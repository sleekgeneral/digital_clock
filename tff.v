==> flow/design.v <==
`timescale 1ns / 1ps
module clkDivider(input clk, output reg clkOut);
reg [25:0] count;
always @(negedge clk)
begin
    count <= count + 1;
    if (count == 50000000)
    begin
        clkOut <= ~clkOut;
        count <=0;
    end
end
endmodule
module tenhzclk(input clk, output reg clkOut);
reg [25:0] count;
always @(negedge clk)
begin
    count <= count + 1;
    if (count == 2500000)
    begin
        clkOut <= ~clkOut;
        count <=0;
    end
end
endmodule
module jkff(
    input j,
    input k,
    input clr,
    input clk,
    output reg q
    );
    always@(negedge clk, posedge clr)
    begin
    if(clr|(~j&k))
    begin
     q<=0;
    end
    else if(j&~k)
    begin
        q<=1;
    end
    else if(~j&~k)
    begin
        q<=q;
    end
    else
    begin
        q<=~q;
    end
    end
endmodule
## Step by step through the tools: clkDivider

Tool output for the design above, in the order of the flow.
Lines are those of the file above, counted from 1.
A cell with - has no value.

| set-up | value |
|---|---|
| top | clkDivider |
| clock | clk |
| library | sky130hd |
| library corner | tt_025C_1v80 |

## Word level

Source: Yosys, flattened and elaborated, memories not mapped. Widths are those after wreduce; folded enables and synchronous resets count as part of the registers. Registers that Yosys merges into a memory's read port (data or address) are not register bits. Print and check cells do not count. Equal cells are merged and count once.

| word-level totals | value |
|---|---|
| register bits | 27 |
| bits of input ports | 1 |
| output and inout bits | 1 |

| cells by class | value |
|---|---|
| add/sub/neg operators | 1 |
| equality and inequality tests | 1 |
| bitwise operators | 1 |

Operator list:

| cell | number |
|---|---|
| 26-bit by 1-bit adder with 26-bit output (second input constant) | 1 |
| 26-bit == test (second input constant) | 1 |
| 1-bit inverter | 1 |

## Depth

Longest topological path by Yosys (ltp), each cell counted once; first at word level (registers and memories cut), then after technology mapping (sequential cells cut; the memories' decode and read muxes count).

| depth | value |
|---|---|
| word-level depth | 1 |
| ABC_AREA | 0 |
| gate-level depth with buffers | 7 |

## Netlist

Yosys stat after the flow's synthesis: flattened, memories mapped to cells. It holds for the ABC_AREA given above (unset counts as 0); a run with the other value may have another netlist.

| synthesis totals | value |
|---|---|
| standard cells after synthesis | 129 |
| chip area (Yosys) | 1192.4 µm² |
| sequential area | 550.5 µm² |
| mapped flip-flops | 27 |
| buffers | 2 |

Cells by type:

| type | number | total area (µm²) |
|---|---|---|
| sky130_fd_sc_hd__dfxtp_1 | 26 | 520.499 |
| sky130_fd_sc_hd__xnor2_1 | 10 | 87.584 |
| sky130_fd_sc_hd__nand3_1 | 14 | 70.067 |
| sky130_fd_sc_hd__xor2_1 | 7 | 61.309 |
| sky130_fd_sc_hd__nor2_1 | 12 | 45.043 |
| sky130_fd_sc_hd__nand2_1 | 10 | 37.536 |
| sky130_fd_sc_hd__nand4_1 | 6 | 37.536 |
| sky130_fd_sc_hd__and4_1 | 4 | 35.034 |
| sky130_fd_sc_hd__and3_4 | 3 | 33.782 |
| sky130_fd_sc_hd__edfxtp_1 | 1 | 30.029 |
| sky130_fd_sc_hd__nor4b_1 | 3 | 26.275 |
| sky130_fd_sc_hd__and3_1 | 4 | 25.024 |
| sky130_fd_sc_hd__ha_1 | 2 | 25.024 |
| sky130_fd_sc_hd__o21ai_0 | 5 | 25.024 |
| sky130_fd_sc_hd__nor3_1 | 4 | 20.019 |
| sky130_fd_sc_hd__inv_1 | 4 | 15.014 |
| sky130_fd_sc_hd__nand3b_1 | 2 | 15.014 |
| sky130_fd_sc_hd__or3_1 | 2 | 12.512 |

Other cell types: 9; their cells: 10.

Settings and measured results of 2 stored flow runs for module clkDivider (sky130hd), not sorted in any way. The constraints put input and output delay at 20% of the set period each and load the outputs with 0.01 pF.
"total power of the final layout" is the tool's figure for a default switching activity; nothing was simulated.

#### Run 1

| setting | value |
|---|---|
| period_ns | `1.04` |
| CORE_UTILIZATION | `63` |
| SETUP_SLACK_MARGIN | `0.24` |
| PLACE_DENSITY_LB_ADDON | `0.04` |
| CELL_PAD_IN_SITES_DETAIL_PLACEMENT | `0` |
| TNS_END_PERCENT | `5` |
| CTS_CLUSTER_SIZE | `22` |
| CAP_MARGIN | `35` |
| CORE_MARGIN | `2` |
| SLEW_MARGIN | `20` |

No results, clock tree synthesis failed with DPL-0038.

#### Run 2

| setting | value |
|---|---|
| period_ns | `1.7` |
| SETUP_SLACK_MARGIN | `0.34` |
| CAP_MARGIN | `20` |
| CORE_MARGIN | `2` |
| CORE_UTILIZATION | `40` |
| SLEW_MARGIN | `20` |

| result | value |
|---|---|
| smallest hold slack | 0.461 ns |
| area of the synthesized netlist | 1192.4 µm² |
| final utilization | 59.3 % |
| setup total negative slack | -0.426 ns |
| total power of the final layout | 1171 uW |
| worst slack on setup checks | -0.426 ns |
| die size | 3434.0 µm² |
