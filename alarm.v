==> flow/design.v <==
`timescale 1ns / 1ps
module alarm(
    input clk,
    input [4:0] almhr,
    input almmup,
    input almen,
    output reg[5:0] hr,
    output reg[5:0] min,
    input en,
    input snooze
    );
    always @(posedge clk)begin
    if(almmup & en==0)begin
    if(min<59)min<=min+1;
    else if(min==59 & hr<23)begin
    min<=0;
    hr<=hr+1;
    end
    else if(min==59 & hr==23) begin
    min<=0;
    hr<=0;
    end
    end
    if(en==0)begin
    hr<=almhr%24;
    end
    else if(en & snooze)begin
    if(min<54)min<=min+5;
    else if(min==55 & hr<23)begin
    min<=0;
    hr<=hr+1;
    end
    else if(min==55 & hr==23) begin
    min<=0;
    hr<=0;
    end
    end
    end
endmodule
* Reports on alarm
Tool output for the design above, in the order of the flow. Lines are those of the file above, counted from 1. Operators carry their Yosys type and port widths (W data, S select, Z words). Library cell names are shortened. The mark -- stands for no value.
Set-up: top module alarm, clock port clk, library sky130hd, corner tt_025C_1v80

* Word level
Counts by Yosys on the flattened word-level netlist (proc, flatten, opt, wreduce; memories kept). Register bits leave out memories and registers merged into their read ports (data or address); mux counts leave out enables and synchronous resets folded into registers. Print and check cells are left out. Cells with the same type and inputs are merged into one.
Cells by class: equality and inequality tests 3, divide/modulo/power cells 1, multiply operators 0, reduce/logical cells 0, $add $sub $neg 3, bitwise operators 7, shift operators 0, order comparisons 3, muxes and demuxes 18
Operator list (count):
- $mod A5 B5 Y32 const B | 1
- $mux W6 | 18
- $add A6 B1 Y6 const B | 2
- $lt A6 B6 Y1 const B | 2
- $eq A6 B6 Y1 const B | 2
- $and A1 B1 Y1 | 6
- $add A6 B3 Y6 const B | 1
- $lt A6 B5 Y1 const B | 1
- $eq A6 B5 Y1 const B | 1
- $not A1 Y1 | 1
Word-level totals: output and inout port bits 12, bits in writable memories 0, bits in latches 0, word width x clocked read ports 0, bits of input ports 10, flip-flop bits (word level) 12, memory bits (read-only) 0, memory cells 0

* Longest topological paths
Longest topological path by Yosys (ltp), each cell counted once; first at word level (registers and memories cut), then after technology mapping (sequential cells cut; the memories' decode and read muxes count).
Depth: depth in word-level cells 11, ABC_AREA 0, mapped depth 6

* Synthesis result
Source: synth_stat.txt of the flow (Yosys; design flattened, memories mapped). It holds for the ABC_AREA given above (unset counts as 0); a run with the other value may have another netlist.
Mapped netlist: area of sequential cells 0.0002402 sq mm, cell area after synthesis 0.0009046 sq mm, flip-flop cells 12, standard cells after synthesis 110
Cell types:
- dfxtp_1 | count 12, area in all 240.23 sq um
- nand2_1 | count 12, area in all 45.043 sq um
- a31oi_1 | count 6, area in all 37.536 sq um
- ha_1 | count 3, area in all 37.536 sq um
- o21ai_0 | count 6, area in all 30.029 sq um
- or4_1 | count 4, area in all 30.029 sq um
- nand3b_1 | count 3, area in all 22.522 sq um
- o31ai_1 | count 3, area in all 22.522 sq um
- a32o_1 | count 2, area in all 20.019 sq um
- buf_2 | count 4, area in all 20.019 sq um
- nand3b_4 | count 1, area in all 20.019 sq um
- and2_1 | count 3, area in all 18.768 sq um
- o2111ai_1 | count 2, area in all 17.517 sq um
- a21boi_0 | count 2, area in all 15.014 sq um
- a21oi_1 | count 3, area in all 15.014 sq um
- a2bb2oi_2 | count 1, area in all 15.014 sq um
- inv_1 | count 4, area in all 15.014 sq um
- nor2_1 | count 4, area in all 15.014 sq um
Other cell types: 31; their cells: 35.

* Path before layout
OpenSTA on the mapped netlist: ideal clock, no wires. The path of least setup slack (recovery checks aside). Input and output delay are each 20% of the period. Register names are those of the netlist, which keeps one name where synthesis merged equal registers.
Path post-synthesis: path type register to register, start point register min[1], end point register hr[0], delay of the path 1.769 ns, stages 7, data arrival time 1.695 ns, path slack 0.531 ns, period 2.3 ns, library setup time 0.074 ns, buffers on the path 1, synthesis period reached 1.769 ns
"delay of the path" is the arrival time less input delay plus setup time. "stages" counts driving pins, that of a launching flip-flop among them; a cell with two outputs on the path counts twice. "synthesis period reached" = period - worst setup slack (recovery checks aside). The figure is calculated, with input and output delays left at 20% of the set period. The rows between start and end are the longest chain of elaborated cells between them; the timing report does not say that the signal goes this way. Where chains are equally long, one stands for them. A line is the first line of the expression or statement that the cell stems from. Yosys adds cells for indexed reads and writes and turns some case tables into memories. At most two assigning lines are given for a register; there are more.
Between the ends, post-synthesis: path through dfxtp_1 > ha_1 > and2b_1 > nand2_1 > buf_2 > or4_1 > a31oi_1, length of the longest elaborated chain 11
Ends and longest elaborated chain, post-synthesis:
- start, declared | line 8 | output reg[5:0] min,
- start, assigned | line 14 | if(min<59)min<=min+1;
- start, assigned | line 28 | if(min<54)min<=min+5;
- $eq A6 B6 Y1 | line 19 | else if(min==59 & hr==23) begin
- $and A1 B1 Y1 | line 19
- $mux W6 | line 19
- $mux W6 | line 15 | else if(min==59 & hr<23)begin
- $mux W6 | line 14
- $mux W6 | line 13 | if(almmup & en==0)begin
- $mux W6 | line 33 | else if(min==55 & hr==23) begin
- $mux W6 | line 29 | else if(min==55 & hr<23)begin
- $mux W6 | line 28
- $mux W6 | line 27 | else if(en & snooze)begin
- $mux W6 | line 24 | if(en==0)begin
- end, assigned | line 17 | hr<=hr+1;
- end, assigned | line 25 | hr<=almhr%24;
- end, declared | line 7 | output reg[5:0] hr,

* Timing after layout
Path of least setup slack in the final report of run 1 (OpenROAD, finished layout, wires in). Where an end is a register, its clock arrival counts in the times.
Path after layout: path type register to output, start point register min[3], end point output min[3], period 2.49 ns, buffers on the path 1, data arrival time 1.47 ns, stages 2, path slack 0.52 ns
At most two assigning lines are given for a register; there are more.
Between the ends, after layout: path through dfxtp_1 > clkdlybuf4s50_1, length of the longest elaborated chain 0
Ends and longest elaborated chain, after layout:
- start, declared | line 8 | output reg[5:0] min,
- start, assigned | line 14 | if(min<59)min<=min+1;
- start, assigned | line 28 | if(min<54)min<=min+5;
- end, declared | line 8

Subject: flow runs of alarm

Hi,

Flow measurements of alarm on sky130hd: 2 stored runs with different settings, listed in no order. Input and output delays are each 20% of the period that was set; the output load is 0.01 pF.
"achieved clock period" is the run's clock period less its worst setup slack. It is reckoned from that one timing run; input and output delays stay at 20% of the period that was set.
By "critical path time" is meant the share of the clock period that the worst setup path is allowed (20% is reserved at inputs, 20% at outputs), minus its slack. Clock arrival times at its registers enter into it.
"total power of the final layout": no workload was simulated; the value follows from the tool's default switching activity.

* Run 1 | settings: period_ns 2.49; CORE_UTILIZATION 46; PLACE_DENSITY 0.68; ABC_AREA 0; GPL_TIMING_DRIVEN 1; CTS_CLUSTER_SIZE 97; CAP_MARGIN 20; CORE_MARGIN 2; SLEW_MARGIN 20 | results: worst setup slack after layout 0.519 ns; standard-cell area after layout 0.0011511 sq mm; total negative setup slack 0.000 ns; synthesis area 0.0009046 sq mm; overall die area 0.0023372 sq mm; total power of the final layout 0.001042 W; critical path time 1.47 ns; worst setup path kind register to output; achieved clock period 1.971 ns
* Run 2 | settings: period_ns 1.72; CORE_UTILIZATION 69; SETUP_SLACK_MARGIN 0.03; PLACE_DENSITY_LB_ADDON 0.25; CORE_MARGIN 6; CELL_PAD_IN_SITES_DETAIL_PLACEMENT 0; GPL_ROUTABILITY_DRIVEN 1; CTS_CLUSTER_SIZE 67; CAP_MARGIN 35; MIN_ROUTING_LAYER met2; MAX_ROUTING_LAYER met5; SLEW_MARGIN 20 | incomplete, placement halted on FLW-0024

Regards
